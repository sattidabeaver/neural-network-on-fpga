==> flow/design.v <==
module inputSerializer #(
    parameter numInputs = 16, dataWidth = 8, counterWidth = $clog2(numInputs+1)
) (
    input    logic                              clk,
    input    logic                              reset,
    input    logic                              enable,
    input    logic [dataWidth*numInputs-1:0]    serializerIn,  
    output   logic [counterWidth-1:0]           counterOut,
    output   logic                              counterValid,
    output   logic [dataWidth-1:0]              serializerOut  
    );
    logic delay;
    always_ff @ (posedge clk) begin
        if (reset) begin
            delay <= 0;
        end 
        else if (enable && !delay) begin
            delay <= delay + 1;
        end
    end
    always_ff @ (posedge clk) begin
        if (reset) begin
            counterOut <= 0;
            counterValid <= 0;
        end 
        else begin
            if (counterOut == numInputs - 1)begin
                counterOut <= 0;  
                counterValid <= 1;  
            end
            else if (!counterValid && enable && delay) begin
                counterOut <= counterOut + 1;
            end 
        end
    end
    always_comb begin
        if (!counterValid && enable && delay) begin
            serializerOut = serializerIn[(counterOut + 1) * dataWidth - 1 -: dataWidth];  
        end else begin
            serializerOut = '0;  
        end
    end
endmodule
* Step by step through the tools: inputSerializer
The steps from the RTL of inputSerializer to its reports follow in flow order. Line numbers count from 1 in the design file above. Operators: Yosys type, input widths -> output width; for muxes data width and select width s. The mark -- stands for no value.
Design: top module inputSerializer, clock port clk, library sky130hd, timing corner tt_025C_1v80

* Elaborated design
Counts by Yosys on the flattened word-level netlist (proc, flatten, opt, wreduce; memories kept). Register bits leave out memories and registers merged into their read ports (data or address); mux counts leave out enables and synchronous resets folded into registers. Print and check cells are left out. Cells with the same type and inputs are merged into one.
Word-level totals: word-level cells 17, output and inout port bits 14, bits of input ports 131, flip-flop bits (word level) 7
Cells by class: mux-type cells 1, shift-type cells 1, add/sub/neg operators 5, equal/unequal tests 1, reductions and logical operators 6
Operators with widths (number):
- $shiftx 128x12->8 | 1
- $sub 11x5->12 const B | 1
- $add 10x2->11 const B | 1
- $sub 9x1->10 const B | 1
- $mux 8 | 1
- $add 5x1->6 const B | 1
- $eq 5x4->1 const B | 1
- $logic_and 1x1->1 | 3
- $logic_not 1->1 | 2
- $reduce_or 2->1 | 1
- $add 1x1->1 const B | 1

* Longest topological paths
Yosys ltp: most cells in a row. Word level: on the elaborated netlist, between registers, memories and ports. Mapped: between sequential cells and ports; inverters and the memories' decode and read muxes count.
Depth: word-level depth 6, ABC_AREA 0, gate-level depth with buffers 12, gate-level depth less buffers 8

* Netlist
Source: synth_stat.txt of the flow (Yosys; design flattened, memories mapped). It holds for the ABC_AREA given above (unset counts as 0); a run with the other value may have another netlist. The area totals of this step are shown rounded.
Synthesis totals: mapped cells 182, mapped area 1840 um2, mapped flip-flops 7, buffers 20, area of sequential cells 140 um2
Cell types:
- sky130_fd_sc_hd__mux4_2 | number 24, area in all 540.518 um2
- sky130_fd_sc_hd__mux2_2 | number 13, area in all 146.39 um2
- sky130_fd_sc_hd__dfxtp_1 | number 7, area in all 140.134 um2
- sky130_fd_sc_hd__buf_6 | number 7, area in all 78.826 um2
- sky130_fd_sc_hd__nand2_1 | number 18, area in all 67.565 um2
- sky130_fd_sc_hd__nand3_1 | number 11, area in all 55.053 um2
- sky130_fd_sc_hd__buf_4 | number 7, area in all 52.55 um2
- sky130_fd_sc_hd__a41o_1 | number 5, area in all 50.048 um2
- sky130_fd_sc_hd__nor2b_1 | number 7, area in all 43.792 um2
- sky130_fd_sc_hd__a22oi_1 | number 5, area in all 37.536 um2
- sky130_fd_sc_hd__nand3b_1 | number 5, area in all 37.536 um2
- sky130_fd_sc_hd__a31oi_1 | number 5, area in all 31.28 um2
- sky130_fd_sc_hd__mux2i_1 | number 3, area in all 30.029 um2
- sky130_fd_sc_hd__nor2_1 | number 7, area in all 26.275 um2
- sky130_fd_sc_hd__xnor2_1 | number 3, area in all 26.275 um2
- sky130_fd_sc_hd__xor2_1 | number 3, area in all 26.275 um2
- sky130_fd_sc_hd__ha_1 | number 2, area in all 25.024 um2
- sky130_fd_sc_hd__a21bo_2 | number 2, area in all 20.019 um2
Not listed: further types 32, cells in them 48.

* Timing after synthesis
OpenSTA on the mapped netlist: ideal clock, no wires. The path of least setup slack (recovery checks aside). Input and output delay are each 20% of the period. Register names are those of the netlist, which keeps one name where synthesis merged equal registers.
Timing path post-synthesis: path type register to output, start reg counterOut[1], end out serializerOut[1], path buffers 4, clock period 6.38 ns, path delay 2.486 ns, launch time at the first pin 0.000 ns, output delay 1.276 ns, required time 5.104 ns, slack 2.618 ns, data arrival time 2.486 ns, stages on the path 13, synthesis period reached 3.762 ns
"path delay" is the arrival time less input delay plus setup time. At an output port there is no setup time. "stages on the path": output pins that drive a net of the path, with the launching flip-flop's if there is one; two outputs of one cell count as two. "synthesis period reached" is the clock period less the worst setup slack; recovery checks do not enter. This is arithmetic on one report: input and output delays are still those of the set period (20% each). The rows between start and end are the longest chain of elaborated cells between them; the timing report does not say that the signal goes this way. Where chains are equally long, one stands for them. Each line given opens the expression or statement behind the cell; cells for indexed reads and writes are added by Yosys, which also makes memories of some case tables. A register here has more assigning lines than the two given.
On the way, post-synthesis: path through sky130_fd_sc_hd__dfxtp_1 > sky130_fd_sc_hd__ha_1 > sky130_fd_sc_hd__buf_6 > sky130_fd_sc_hd__buf_2 > sky130_fd_sc_hd__and3_1 > sky130_fd_sc_hd__ha_1 > sky130_fd_sc_hd__buf_4 > sky130_fd_sc_hd__nand2b_1 > sky130_fd_sc_hd__o21ai_0 > sky130_fd_sc_hd__mux2_2 > sky130_fd_sc_hd__buf_2 > sky130_fd_sc_hd__nand2_1 > sky130_fd_sc_hd__a31oi_1, cells in the longest elaborated chain 6, elaborated cells between the ends (all ways) 6, those cells by class 4 x add/sub; 1 x shift; 1 x mux
RTL lines, path post-synthesis:
- from (decl) | line 8 | output   logic [counterWidth-1:0]           counterOut,
- from (assign) | line 23 | counterOut <= 0;
- from (assign) | line 32 | counterOut <= counterOut + 1;
- $add 5x1->6 | line 38 | serializerOut = serializerIn[(counterOut + 1) * dataWidth - 1 -: dataWidth];
- $sub 9x1->10 | line 38
- $add 10x2->11 | line 38
- $sub 11x5->12 | line 38
- $shiftx 128x12->8 | line 38
- $mux 8 | line 37 | if (!counterValid && enable && delay) begin
- to (decl) | line 10 | output   logic [dataWidth-1:0]              serializerOut

inputSerializer: 2 stored runs of the Yosys and OpenROAD flow on sky130hd. The settings differ; the order carries no meaning. The constraints put input and output delay at 20% of the set period each and load the outputs with 0.01 pF.
[record 1] settings: period_ns=4.02, CORE_UTILIZATION=52, PLACE_DENSITY_LB_ADDON=0.02, CORE_MARGIN=2, TNS_END_PERCENT=15, ABC_AREA=0, GPL_TIMING_DRIVEN=1, CTS_CLUSTER_SIZE=48, CTS_CLUSTER_DIAMETER=146, CAP_MARGIN=10, SLEW_MARGIN=20
[record 1] result: did not finish, placement stopped with FLW-0024
[record 2] settings: period_ns=2.24, CORE_UTILIZATION=66, SETUP_SLACK_MARGIN=0.34, PLACE_DENSITY=0.37, CORE_ASPECT_RATIO=0.91, CORE_MARGIN=4, CELL_PAD_IN_SITES_GLOBAL_PLACEMENT=0, CELL_PAD_IN_SITES_DETAIL_PLACEMENT=2, ABC_AREA=0, GPL_ROUTABILITY_DRIVEN=1, CAP_MARGIN=30, SLEW_MARGIN=30, MIN_ROUTING_LAYER=met2
[record 2] result: did not finish, placement stopped with GPL-0301
