==> flow/design.v <==
module hardmax #(
    parameter dataWidth = 16, numOutputs = 10, addressWidth = $clog2(numOutputs)
) (
    input   logic                               clk,
    input   logic                               reset,
    input   logic   [dataWidth*numOutputs-1:0]  dataIn,
    input   logic                               enable,
    output  logic   [addressWidth-1:0]          maxIndex,
    output  logic   [dataWidth-1:0]             maxValue,
    output  logic                               maxValid
);
    logic [addressWidth-1:0]    indexCounter;
    logic [dataWidth-1:0]       currentValue;
    assign currentValue = dataIn[indexCounter*dataWidth +: dataWidth];
    always_ff @ (posedge clk) begin
        if (reset) begin
            maxValue <= '0;
            indexCounter <= '0;
            maxValid <= 0;
        end 
        else if (enable && !maxValid) begin
            if (currentValue > maxValue || indexCounter == 0) begin
                maxValue <= currentValue;
                maxIndex <= indexCounter;
            end
            if (indexCounter == numOutputs - 1) begin
                indexCounter <= '0;  
                maxValid <= 1;
            end 
            else begin
                indexCounter <= indexCounter + 1;  
            end
        end 
    end
endmodule: hardmax
* From RTL to reports: hardmax
What the tools print for hardmax, step after step.
Line numbers count from 1 in the design file above.
Operators: Yosys type, input widths -> output width; for muxes data width and select width s.
Library cell names are shortened.
A cell with -- has no value.
- Top module :: hardmax
- Clock port :: clk
- Library :: sky130hd
- Library corner :: tt_025C_1v80

* Elaborated design
Yosys after proc, flatten, opt, wreduce and memory -nomap, before mapping. Enables and synchronous resets that opt folds into registers are not counted as muxes. Memory bits, and registers merged into a memory's read port (data or address), are not among the register bits. Print and check cells are not counted. Equal cells are merged and count once.
- Bits in registers :: 25
- Output and inout bits :: 21
- Elaborated cells :: 17
- $add $sub $neg :: 1
- Order comparisons :: 1
- Equal/unequal tests :: 1
- Shift operators :: 1
- Mux-type cells :: 1
- Bitwise operators :: 1
- Reduce/logical cells :: 7
** Operators by type and width (count)
- $shiftx 160x9->16 :: 1
- $gt 16x16->1 :: 1
- $reduce_and 2->1 :: 2
- $add 4x1->4 const B :: 1
- $eq 4x4->1 const B :: 1
- $logic_not 4->1 :: 1
- $mux 4 :: 1
- $reduce_and 3->1 :: 1
- $logic_and 1x1->1 :: 1
- $logic_or 1x1->1 :: 1
- $not 1->1 :: 1
- $logic_not 1->1 :: 1

* Logic depth
Yosys ltp: most cells in a row. Word level: on the elaborated netlist, between registers, memories and ports. Mapped: between sequential cells and ports; inverters and the memories' decode and read muxes count.
- Depth in word-level cells :: 4
- ABC_AREA :: 1
- Gate-level depth with buffers :: 24

* Mapped cells and area
Source: synth_stat.txt of the flow (Yosys; design flattened, memories mapped). It holds for the ABC_AREA given above (unset counts as 0); a run with the other value may have another netlist.
The area totals of this step are shown rounded.
- Mapped cells :: 411
- Chip area (Yosys) :: 2530 um2
- Sequential area :: 541 um2
- Flip-flop cells :: 25
** Cell types
- a22oi_1 :: count 64, total area 480.461 um2
- nand2_1 :: count 125, total area 469.2 um2
- dfxtp_1 :: count 21, total area 420.403 um2
- ha_1 :: count 16, total area 200.192 um2
- nor2_1 :: count 42, total area 157.651 um2
- inv_1 :: count 39, total area 146.39 um2
- a21oi_1 :: count 26, total area 130.125 um2
- edfxtp_1 :: count 4, total area 120.115 um2
- a31oi_1 :: count 16, total area 100.096 um2
- nand3_1 :: count 19, total area 95.091 um2
- buf_2 :: count 17, total area 85.082 um2
- clkbuf_1 :: count 6, total area 22.522 um2
- nor2_2 :: count 3, total area 18.768 um2
- nor3_4 :: count 1, total area 16.266 um2
- o21ai_0 :: count 3, total area 15.014 um2
- nor2_4 :: count 1, total area 11.261 um2
- a21o_1 :: count 1, total area 7.507 um2
- clkinv_1 :: count 2, total area 7.507 um2
Other cell types: 4; their cells: 5.

* Worst setup path after synthesis
Source: OpenSTA report_checks on the synthesized netlist (no wires, ideal clock, input and output delay 20% of the period each), path of least setup slack; recovery checks are left aside. Register names are those of the netlist, which keeps one name where synthesis merged equal registers.
- Path type :: input port to flip-flop
- Start :: input port dataIn[79]
- End :: register maxIndex[0]
- Period :: 4.88 ns
- Launch time at the first pin :: 0.976 ns
- Arrival :: 2.770 ns
- Setup slack :: 1.781 ns
- Delay of the path :: 2.123 ns
- Stages :: 16
- Path buffers :: 1
- Synthesis period reached :: 3.099 ns
"delay of the path" is the arrival time less input delay plus setup time.
"stages": output pins that drive a net of the path, with the launching flip-flop's if there is one; two outputs of one cell count as two.
"synthesis period reached" = period - worst setup slack (recovery checks aside). The figure is calculated, with input and output delays left at 20% of the set period.
The rows between start and end are the longest chain of elaborated cells between them; the timing report does not say that the signal goes this way. Where chains are equally long, one stands for them.
A line is the first line of the expression or statement that the cell stems from. Yosys adds cells for indexed reads and writes and turns some case tables into memories.
- Path through :: a22oi_1 > nand2_1 > nand2_1 > nand2_1 > nor2_1 > inv_1 > ha_1 > nand2_1 > nor3_1 > nand2_1 > nand2_1 > nand2_1 > nand2_1 > buf_2 > nand2_1 > nor2_1
- Cells in the longest elaborated chain :: 4
** RTL lines, path post-synthesis
- start, declared :: RTL line 6 : input   logic   [dataWidth*numOutputs-1:0]  dataIn,
- $shiftx 160x9->16 :: RTL line 14 : assign currentValue = dataIn[indexCounter*dataWidth +: dataWidth];
- $gt 16x16->1 :: RTL line 22 : if (currentValue > maxValue || indexCounter == 0) begin
- $logic_or 1x1->1 :: RTL line 22
- $reduce_and 3->1
- end, assigned :: RTL line 24 : maxIndex <= indexCounter;
- end, declared :: RTL line 8 : output  logic   [addressWidth-1:0]          maxIndex,

* Path in the finished layout
Path of least setup slack in the final report of run 1 (OpenROAD, finished layout, wires in). Where an end is a register, its clock arrival counts in the times.
- Path type :: flip-flop to flip-flop
- Start :: register indexCounter[0]
- End :: register maxIndex[3]
- Period :: 2.37 ns
- Launch time at the first pin :: 0.25 ns
- Arrival :: 2.81 ns
- Setup slack :: -0.48 ns
- Stages :: 20
- Path buffers :: 3
The rows between start and end are the longest chain of elaborated cells between them; the timing report does not say that the signal goes this way. Where chains are equally long, one stands for them.
A register here has more assigning lines than the two given.
- Path through :: dfxtp_4 > buf_12 > nor2_4 > buf_12 > buf_4 > a22oi_2 > a31oi_2 > nor2_2 > inv_2 > ha_4 > nand2_1 > nor2_2 > nand2_1 > nand2_1 > nand2_1 > nand2_1 > nand2_2 > nand2_8 > nand2_4 > nor2_4
- Cells in the longest elaborated chain :: 4
** RTL lines, path post-layout
- start, declared :: RTL line 12 : logic [addressWidth-1:0]    indexCounter;
- start, assigned :: RTL line 18 : indexCounter <= '0;
- start, assigned :: RTL line 31 : indexCounter <= indexCounter + 1;
- $shiftx 160x9->16 :: RTL line 14 : assign currentValue = dataIn[indexCounter*dataWidth +: dataWidth];
- $gt 16x16->1 :: RTL line 22 : if (currentValue > maxValue || indexCounter == 0) begin
- $logic_or 1x1->1 :: RTL line 22
- $reduce_and 3->1
- end, assigned :: RTL line 24 : maxIndex <= indexCounter;
- end, declared :: RTL line 8 : output  logic   [addressWidth-1:0]          maxIndex,

Appendix: measured runs

Record of 2 stored runs of the RTL-to-layout flow on hardmax, platform sky130hd. The runs are unordered. Constraints: input delay and output delay 20% of the set period each, output load 0.01 pF.
"period achieved" is the run's clock period less its worst setup slack. It is reckoned from that one timing run; input and output delays stay at 20% of the period that was set.
"time used up by the worst setup path" = time allowed to the worst setup path (clock period - input delay - output delay, where it has them) - its slack; a late launch clock adds to it, a late capture clock takes from it.
"total power of the final layout": no workload was simulated; the value follows from the tool's default switching activity.
Measured values are rounded.

* Run 1
** Files
==> flow/run.sh <==
#!/bin/bash
# the make line also repeats the synthesis and layout settings of config.mk as NAME=value (left out here)
make -C /OpenROAD-flow-scripts/flow DESIGN_CONFIG=/design/flow/config.mk WORK_HOME=/design/flow/orfs CLKGATE_MAP_FILE= finish
==> flow/config.mk <==
export PLATFORM = sky130hd
export DESIGN_NAME = hardmax
export DESIGN_NICKNAME = hardmax
export VERILOG_FILES = /design/flow/design.v
export SDC_FILE = /design/flow/constraint.sdc
export NUM_CORES = 4
export LEC_CHECK = 0
export ABC_AREA = 1
export CAP_MARGIN = 5
export CELL_PAD_IN_SITES_GLOBAL_PLACEMENT = 0
export CORE_MARGIN = 2
export CORE_UTILIZATION = 16
export CTS_CLUSTER_DIAMETER = 308
export CTS_CLUSTER_SIZE = 98
export GPL_ROUTABILITY_DRIVEN = 1
export MIN_ROUTING_LAYER = met1
export SLEW_MARGIN = 15
==> flow/constraint.sdc <==
create_clock -name core_clock -period 2.37 [get_ports {clk}]
set_input_delay 0.4740 -clock core_clock [delete_from_list [all_inputs] [get_ports {clk}]]
set_output_delay 0.4740 -clock core_clock [all_outputs]
set_load 0.01 [all_outputs]
** Results
- Worst setup slack after layout :: -0.483 ns
- Die outline area :: 16800 um2
- Worst hold slack in the final report :: 0.481 ns
- Time used up by the worst setup path :: 2.85 ns
- Worst setup path type :: flip-flop to flip-flop
- Post-route setup TNS :: -8.14 ns
- Total power of the final layout :: 0.0023 W
- Standard-cell area after routing :: 5850 um2
- Utilization of the finished layout :: 38.2 %
- Mapped cell area after synthesis :: 2530 um2
- Period achieved :: 2.853 ns

* Run 2
** Files
==> flow/run.sh <==
#!/bin/bash
# the make line also repeats the synthesis and layout settings of config.mk as NAME=value (left out here)
make -C /OpenROAD-flow-scripts/flow DESIGN_CONFIG=/design/flow/config.mk WORK_HOME=/design/flow/orfs CLKGATE_MAP_FILE= finish
==> flow/config.mk <==
export PLATFORM = sky130hd
export DESIGN_NAME = hardmax
export DESIGN_NICKNAME = hardmax
export VERILOG_FILES = /design/flow/design.v
export SDC_FILE = /design/flow/constraint.sdc
export NUM_CORES = 4
export LEC_CHECK = 0
export ABC_AREA = 0
export CAP_MARGIN = 10
export CELL_PAD_IN_SITES_DETAIL_PLACEMENT = 1
export CELL_PAD_IN_SITES_GLOBAL_PLACEMENT = 2
export CORE_MARGIN = 3
export CORE_UTILIZATION = 30
export CTS_CLUSTER_SIZE = 68
export GPL_ROUTABILITY_DRIVEN = 1
export GPL_TIMING_DRIVEN = 0
export MAX_ROUTING_LAYER = met4
export PLACE_DENSITY_LB_ADDON = 0.0
export SETUP_SLACK_MARGIN = -0.09
export SLEW_MARGIN = 20
export TNS_END_PERCENT = 15
==> flow/constraint.sdc <==
create_clock -name core_clock -period 4.55 [get_ports {clk}]
set_input_delay 0.9100 -clock core_clock [delete_from_list [all_inputs] [get_ports {clk}]]
set_output_delay 0.9100 -clock core_clock [all_outputs]
set_load 0.01 [all_outputs]
** Results
- Total power of the final layout :: 0.000975 W
- Time used up by the worst setup path :: 3.40 ns
- Worst setup path type :: input port to flip-flop
- Standard-cell area after routing :: 5030 um2
- Post-route setup TNS :: 0.000 ns
- Worst hold slack in the final report :: 0.444 ns
- Utilization of the finished layout :: 53.2 %
- Die outline area :: 11200 um2
- Worst setup slack after layout :: 0.243 ns
- Mapped cell area after synthesis :: 2980 um2
- Period achieved :: 4.307 ns
